==> flow/design.v <==
module ALU(
  input signed [7:0] A, B,
  input [1:0] op_code,
  input reset, clk, Cin,
  output reg Cout,
  output reg signed [7:0] out);
  reg C;
  always @(posedge clk)
  begin
    if (reset) {C,out}<=9'd0;
    else
        case(op_code)
          0: {C,out}<={1'b0,A}+(Cin?{1'b0,~B}:{1'b0,B})+$signed({7'b0,Cin});
          1: out<=A^B;
          2: {C,out}<={1'b0,A}-9'd1;
        endcase
    if (op_code==0 || op_code==2) Cout<=C;
    else Cout<=0;
  end
endmodule
## Step by step through the tools: ALU

The steps from the RTL of ALU to its reports follow in flow order.
Line numbers count from 1 in the design file above.
Operators: Yosys type, input widths -> output width; for muxes data width and select width s.
Library cell names are shortened.
Not given: n/a

- Design top: ALU
- Clock: clk
- Standard-cell library: sky130hd
- Corner: tt_025C_1v80

## Word-level counts

Yosys after proc, flatten, opt, wreduce and memory -nomap, before mapping. Memory bits, and registers merged into a memory's read port (data or address), are not among the register bits. Print and check cells are not counted. Equal cells are merged and count once.

- Add/subtract/negate cells: 3
- Multipliers: 0
- Divide/modulo/power cells: 0
- $lt $le $gt $ge: 0
- Equality and inequality tests: 2
- Shift-type cells: 0
- Mux-type cells: 3
- Bitwise gates (word level): 2
- Reduce/logical cells: 4

Operators with widths:

| cell | count |
|---|---|
| $pmux 8 s3 | 1 |
| $sub 8x1->9 const B | 1 |
| $add 8x8->9 | 1 |
| $add 9x1->9 | 1 |
| $xor 8x8->8 | 1 |
| $not 8->8 | 1 |
| $mux 8 | 1 |
| $reduce_bool 3->1 | 1 |
| $eq 2x1->1 const B | 1 |
| $eq 2x2->1 const B | 1 |
| $logic_not 2->1 | 1 |
| $reduce_bool 2->1 | 1 |
| $pmux 1 s2 | 1 |
| $logic_or 1x1->1 | 1 |

- Flip-flop bits (word level): 10
- Latch bits: 0
- RAM bits: 0
- ROM bits: 0
- Word width x clocked read ports: 0
- Memories: 0
- Output and inout bits: 9

## Depth

Depth = most cells in a row (Yosys ltp): at word level without a register or memory, in the mapped netlist without a sequential cell, where the memories' decode and read muxes count.

- Word-level depth: 5
- ABC_AREA: 0
- Gate-level depth with buffers: 8
- Depth with buffers taken out: 7

## Synthesis result

Source: synth_stat.txt of the flow (Yosys; design flattened, memories mapped). It holds for the ABC_AREA given above (unset counts as 0); a run with the other value may have another netlist.

- Standard cells after synthesis: 134
- Mapped area: 1123.6 µm²
- Area of sequential cells: 200.2 µm²
- Mapped flip-flops: 10

Cell types:

| cell | count | total area (µm²) |
|---|---|---|
| dfxtp_1 | 10 | 200.192 |
| ha_1 | 13 | 162.656 |
| xor2_1 | 15 | 131.376 |
| xnor2_1 | 7 | 61.309 |
| a21oi_1 | 10 | 50.048 |
| nor2_1 | 11 | 41.29 |
| inv_1 | 10 | 37.536 |
| a221oi_1 | 4 | 35.034 |
| a2111oi_2 | 2 | 30.029 |
| nand2_1 | 7 | 26.275 |
| a211oi_1 | 3 | 22.522 |
| a21o_1 | 3 | 22.522 |
| a221o_1 | 2 | 20.019 |
| fa_1 | 1 | 20.019 |
| nor3_1 | 4 | 20.019 |
| o221ai_1 | 2 | 17.517 |
| a221oi_2 | 1 | 15.014 |
| mux2_4 | 1 | 15.014 |

Other cell types: 21; their cells: 28.

## Path before layout

OpenSTA on the mapped netlist: ideal clock, no wires. The path of least setup slack (recovery checks aside). Input and output delay are each 20% of the period. Register names are those of the netlist, which keeps one name where synthesis merged equal registers.

- Path kind: input -> register
- From: input port Cin
- To: register out[4]
- Period: 2.78 ns
- Input delay: 0.556 ns
- Setup time: 0.115 ns
- Time at the first pin: 0.556 ns
- Data arrival time: 2.186 ns
- Slack: 0.480 ns
- Path delay: 1.745 ns
- Driving pins on the path: 8
- Synthesis period reached: 2.3 ns

"path delay" is the arrival time less input delay plus setup time.
"driving pins on the path" counts driving pins, that of a launching flip-flop among them; a cell with two outputs on the path counts twice.
"synthesis period reached" = period - worst setup slack (recovery checks aside). The figure is calculated, with input and output delays left at 20% of the set period.
The rows between start and end are the longest chain of elaborated cells between them; the timing report does not say that the signal goes this way. Where chains are equally long, one stands for them.
A line is the first line of the expression or statement that the cell stems from. Yosys adds cells for indexed reads and writes and turns some case tables into memories.

- Cell sequence: buf_6 -> mux2_4 -> fa_1 -> a21o_1 -> a21oi_1 -> xnor2_1 -> nor3_1 -> a2111oi_0
- Length of the longest elaborated chain: 4

Ends and longest elaborated chain, after synthesis:

| what | line | RTL |
|---|---|---|
| start: declaration | 4 | `input reset, clk, Cin,` |
| $mux 8 | 13 | `0: {C,out}<={1'b0,A}+(Cin?{1'b0,~B}:{1'b0,B})+$signed({7'b0,Cin});` |
| $add 8x8->9 | 13 |  |
| $add 9x1->9 | 13 |  |
| $pmux 8 s3 | 12 | `case(op_code)` |
| end: assignment | 14 | `1: out<=A^B;` |
| end: declaration | 6 | `output reg signed [7:0] out);` |

## Timing after layout

Path of least setup slack in the final report of record 1 (OpenROAD, finished layout, wires in). Where an end is a register, its clock arrival counts in the times.

- Path kind: input -> register
- From: input port B[2]
- To: register out[7]
- Period: 2.76 ns
- Input delay: 0.55 ns
- Setup time: 0.11 ns
- Time at the first pin: 0.55 ns
- Data arrival time: 2.77 ns
- Slack: 0.11 ns
- Driving pins on the path: 8

The rows between start and end are the longest chain of elaborated cells between them; the timing report does not say that the signal goes this way. Where chains are equally long, one stands for them.

- Cell sequence: clkdlybuf4s50_1 -> xor2_1 -> ha_1 -> a21o_1 -> a221oi_2 -> o31ai_2 -> xnor2_1 -> a2111oi_2
- Length of the longest elaborated chain: 5

Ends and longest elaborated chain, after layout:

| what | line | RTL |
|---|---|---|
| start: declaration | 2 | `input signed [7:0] A, B,` |
| $not 8->8 | 13 | `0: {C,out}<={1'b0,A}+(Cin?{1'b0,~B}:{1'b0,B})+$signed({7'b0,Cin});` |
| $mux 8 | 13 |  |
| $add 8x8->9 | 13 |  |
| $add 9x1->9 | 13 |  |
| $pmux 8 s3 | 12 | `case(op_code)` |
| end: assignment | 14 | `1: out<=A^B;` |
| end: declaration | 6 | `output reg signed [7:0] out);` |

Data sheet: physical implementation of ALU

2 stored runs of ALU in the flow (synthesis by Yosys, layout by OpenROAD, sky130hd cells), in arbitrary order. Constraints: input delay and output delay 20% of the set period each, output load 0.01 pF.
"achieved clock period" means the clock period less the worst setup slack. The figure is calculated, with input and output delays left at 20% of the set period.
"time on the worst setup path" is the time allowed to the run's worst setup path (the clock period less input and output delay, where it has them) less its slack. Clock arrival times count: a late capture clock shortens it, a late launch clock lengthens it.
"power consumption" rests on the timing tool's default activity at the inputs, not on a simulated workload.
Settings: -- = not set for that run.

| item | record 1 | record 2 |
|---|---|---|
| period_ns | 2.76 | 3.44 |
| CORE_UTILIZATION | 48 | 47 |
| PLACE_DENSITY_LB_ADDON | 0.11 | -- |
| CORE_ASPECT_RATIO | 1.76 | 0.9 |
| GPL_ROUTABILITY_DRIVEN | 0 | -- |
| CTS_CLUSTER_DIAMETER | 315 | -- |
| SLEW_MARGIN | 5 | 30 |
| MIN_ROUTING_LAYER | met1 | met1 |
| CAP_MARGIN | 20 | 20 |
| CORE_MARGIN | 2 | 2 |
| SETUP_SLACK_MARGIN | -- | 0.28 |
| PLACE_DENSITY | -- | 0.52 |
| TNS_END_PERCENT | -- | 80 |
| GPL_TIMING_DRIVEN | -- | 1 |
| CTS_CLUSTER_SIZE | -- | 61 |
| MAX_ROUTING_LAYER | -- | met4 |
| chip area after synthesis (Yosys) (µm²) | 1123.6 | 1123.6 |
| die size (µm²) | 2759.4 | 2798.4 |
| standard-cell area after routing (µm²) | 1572.8 | 1453.9 |
| post-layout utilization (%) | 70.1 | 65.4 |
| worst slack on setup checks (ns) | 0.115 | 0.604 |
| setup TNS (ns) | 0.000 | 0.000 |
| lowest hold slack (ns) | 0.463 | 0.461 |
| power consumption (µW) | 622.2 | 465.9 |
| achieved clock period (ns) | 2.645 | 2.836 |
| time on the worst setup path (ns) | 2.09 | 2.15 |
| worst setup path type | input -> register | input -> register |
