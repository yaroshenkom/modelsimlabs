==> flow/design.v <==
module Chess(
input enload, reset,count1,count2, clk,
input [7:0] in,
output  reg fin,
output  reg [7:0] out1, out2
);
reg [7:0] outb1, outb2;
reg en1, en2;
	always @(posedge clk)
	begin
		if (reset)
			begin
				out1<=8'b11111111;
				out2<=8'b11111111;
			end
		else if (enload)
			begin
				out1<=in;
				out2<=in;
			end
		else if (count1 && count2)
			begin	
				out1<=out1;
				out2<=out2;
			end
		else if (count1 && out1!==0) out1<=out1-1;
		else if (count2 && out2!==0) out2<=out2-1;
	end
	always @(posedge clk)
		begin
			if (out1==0 || out2==0) fin<=1;
			else fin<=0;
		end
endmodule
Tool chain data of Chess
What the tools print for Chess, step after step.
Lines are those of the file above, counted from 1.
Cell names lack the library's common part.
{ "design": {"top": "Chess", "clock_port": "clk", "library": "sky130hd", "corner": "tt_025C_1v80"} }

Word-level counts
Source: Yosys, flattened and elaborated, memories not mapped. Widths are those after wreduce. Registers that Yosys merges into a memory's read port (data or address) are not register bits. Print and check cells do not count. Equal cells are merged and count once.
{ "bits": {"elab_cells": 27, "regBits": 17} }
{ "op_classes": {"eq_ne": 4, "n_reduce_logical": 10, "mux": 8, "addsub": 2} }
{ "ops": {"columns": ["cell", "count"], "rows": [
  ["8-bit two-way mux", 7],
  ["8-bit by 1-bit subtractor with 8-bit output (second input constant)", 2],
  ["8-bit by 1-bit case inequality test with 1-bit output (second input constant)", 2],
  ["8-bit zero test", 2],
  ["2-bit inequality test (second input constant)", 2],
  ["2-bit nonzero test", 2],
  ["1-bit logical AND", 3],
  ["3-bit AND reduction", 1],
  ["2-bit AND reduction", 1],
  ["1-bit logical OR", 1],
  ["1-bit two-way mux", 1]
]} }

Longest topological paths
Yosys ltp: most cells in a row. Word level: on the elaborated netlist, between registers, memories and ports. Mapped: between sequential cells and ports; inverters and the memories' decode and read muxes count.
{ "depth": {"depth_word": 6, "abc_area": 0, "depth_mapped": 7, "ltp_nobuf": 6} }

Mapped cells and area
Source: synth_stat.txt of the flow (Yosys; design flattened, memories mapped). It holds for the ABC_AREA given above (unset counts as 0); a run with the other value may have another netlist.
The area totals of this step are shown rounded.
{ "types": {"columns": ["cell", "count", "area_total_um2"], "rows": [
  ["dfxtp_1", 17, 340.326],
  ["nor3b_1", 7, 52.55],
  ["ha_1", 4, 50.048],
  ["nor3_1", 10, 50.048],
  ["nor4_1", 7, 43.792],
  ["a221oi_2", 2, 30.029],
  ["inv_1", 8, 30.029],
  ["o2111ai_4", 1, 26.275],
  ["o21ai_0", 5, 25.024],
  ["buf_6", 2, 22.522],
  ["clkbuf_1", 6, 22.522],
  ["mux2_1", 2, 22.522],
  ["nor2_1", 6, 22.522],
  ["nand3b_4", 1, 20.019],
  ["nor3_2", 2, 20.019],
  ["nand2b_1", 3, 18.768],
  ["nor2b_1", 3, 18.768],
  ["or3_1", 3, 18.768]
]} }
Not listed: further types 35, cells in them 44.
{ "synth_totals": {"area_um2": 1177, "n_buf": 10, "ff_cells": 17, "mapped_cells": 133} }

Path before layout
OpenSTA on the mapped netlist: ideal clock, no wires. The path of least setup slack (recovery checks aside). Input and output delay are each 20% of the period. Register names are those of the netlist, which keeps one name where synthesis merged equal registers.
{ "synth_timing": {"path_kind": "register -> register", "from": "register out1[0]", "to": "register out1[1]", "t_first_pin_ns": 0.000, "setup_ns": 0.075, "period_ns": 2.95, "path_slack_ns": 1.161, "delay_ns": 1.789, "arrival_ns": 1.714, "n_path_buf": 1, "driving_pins": 8, "synth_period_reached_ns": 1.789} }
"delay_ns" = arrival - input delay + setup time.
"driving_pins" counts driving pins, that of a launching flip-flop among them; a cell with two outputs on the path counts twice.
"synth_period_reached_ns" = period - worst setup slack (recovery checks aside). The figure is calculated, with input and output delays left at 20% of the set period.
The rows between start and end are the longest chain of elaborated cells between them; the timing report does not say that the signal goes this way. Where chains are equally long, one stands for them.
Each line given opens the expression or statement behind the cell; cells for indexed reads and writes are added by Yosys, which also makes memories of some case tables.
At most two assigning lines are given for a register; there are more.
{ "synth_between": {"path_cell_list": "dfxtp_1 > inv_1 > ha_1 > or3b_1 > clkbuf_1 > o31ai_1 > mux2_1 > o21ai_0", "elab_chain_cells": 5, "cone_cells": 8, "lines_between": 3, "cone_classes": "add/sub: 1; eq/ne: 1; mux: 3; reduce/logical: 3"} }
{ "synth_lines": {"columns": ["item", "line_no", "text"], "rows": [
  ["start: declaration", 5, "output  reg [7:0] out1, out2"],
  ["start: assignment", 18, "out1<=in;"],
  ["start: assignment", 23, "out1<=out1;"],
  ["8-bit by 1-bit case inequality test with 1-bit output", 26, "else if (count1 && out1!==0) out1<=out1-1;"],
  ["1-bit logical AND", 26, null],
  ["8-bit two-way mux", 26, null],
  ["8-bit two-way mux", 21, "else if (count1 && count2)"],
  ["8-bit two-way mux", 16, "else if (enload)"],
  ["end: assignment", 18, null],
  ["end: assignment", 23, null],
  ["end: declaration", 5, null]
]} }

Path in the finished layout
From the final timing report of run 2: the path of least setup slack in the routed layout; clock arrival at registers is part of the times.
{ "layout_timing": {"path_kind": "input -> register", "from": "input count1", "to": "register out1[3]", "n_path_buf": 1, "driving_pins": 5, "period_ns": 3.05, "t_first_pin_ns": 0.61, "path_slack_ns": 0.87, "arrival_ns": 2.36, "setup_ns": 0.12, "input_delay_ns": 0.61} }
The rows between start and end are the longest chain of elaborated cells between them; the timing report does not say that the signal goes this way. Where chains are equally long, one stands for them.
At most two assigning lines are given for a register; there are more.
{ "layout_between": {"path_cell_list": "clkdlybuf4s50_1 > nor4b_1 > a21boi_0 > a311oi_1 > o21ai_0", "elab_chain_cells": 4, "cone_cells": 8, "lines_between": 3, "cone_classes": "eq/ne: 1; mux: 3; reduce/logical: 4"} }
{ "layout_lines": {"columns": ["item", "line_no", "text"], "rows": [
  ["start: declaration", 2, "input enload, reset,count1,count2, clk,"],
  ["1-bit logical AND", 26, "else if (count1 && out1!==0) out1<=out1-1;"],
  ["8-bit two-way mux", 26, null],
  ["8-bit two-way mux", 21, "else if (count1 && count2)"],
  ["8-bit two-way mux", 16, "else if (enload)"],
  ["end: assignment", 18, "out1<=in;"],
  ["end: assignment", 23, "out1<=out1;"],
  ["end: declaration", 5, "output  reg [7:0] out1, out2"]
]} }

2 stored runs of Chess in the flow (synthesis by Yosys, layout by OpenROAD, sky130hd cells), in arbitrary order. Constraints: input delay and output delay 20% of the set period each, output load 0.01 pF.
"period_reached_ns" = clock period - worst setup slack. The figure is calculated, with input and output delays left at 20% of the set period.
"timing.worst_path_ns" = time allowed to the worst setup path (clock period - input delay - output delay, where it has them) - its slack; a late launch clock adds to it, a late capture clock takes from it.
"design_power_mw": no workload was simulated; the value follows from the tool's default switching activity.
The results are shown rounded.
[
  {
    "run": "run 1",
    "settings": { "period_ns": 3.8, "CORE_UTILIZATION": 69, "PLACE_DENSITY_LB_ADDON": 0.19, "CORE_MARGIN": 5, "CELL_PAD_IN_SITES_DETAIL_PLACEMENT": 2, "CTS_CLUSTER_SIZE": 62, "MIN_ROUTING_LAYER": "met2", "CAP_MARGIN": 20, "SLEW_MARGIN": 20 },
    "outcome": "no results, placement failed with DPL-0033"
  },
  {
    "run": "run 2",
    "settings": { "period_ns": 3.05, "CORE_UTILIZATION": 51, "PLACE_DENSITY_LB_ADDON": 0.03, "CORE_MARGIN": 8, "CELL_PAD_IN_SITES_DETAIL_PLACEMENT": 0, "GPL_ROUTABILITY_DRIVEN": 1, "MIN_ROUTING_LAYER": "met2", "CAP_MARGIN": 20, "SLEW_MARGIN": 20 },
    "results": { "ys_area_um2": 1177, "design_die_area_um2": 4102, "final_cell_area_um2": 1489, "fin_util_pct": 68.0, "timing.setup.ws_ns": 0.867, "tns_setup_ns": 0.000, "fin_hold_ws_ns": 0.576, "design_power_mw": 0.4879, "period_reached_ns": 2.183, "timing.worst_path_ns": 1.57, "timing.worst_path_kind": "input -> register" }
  }
]
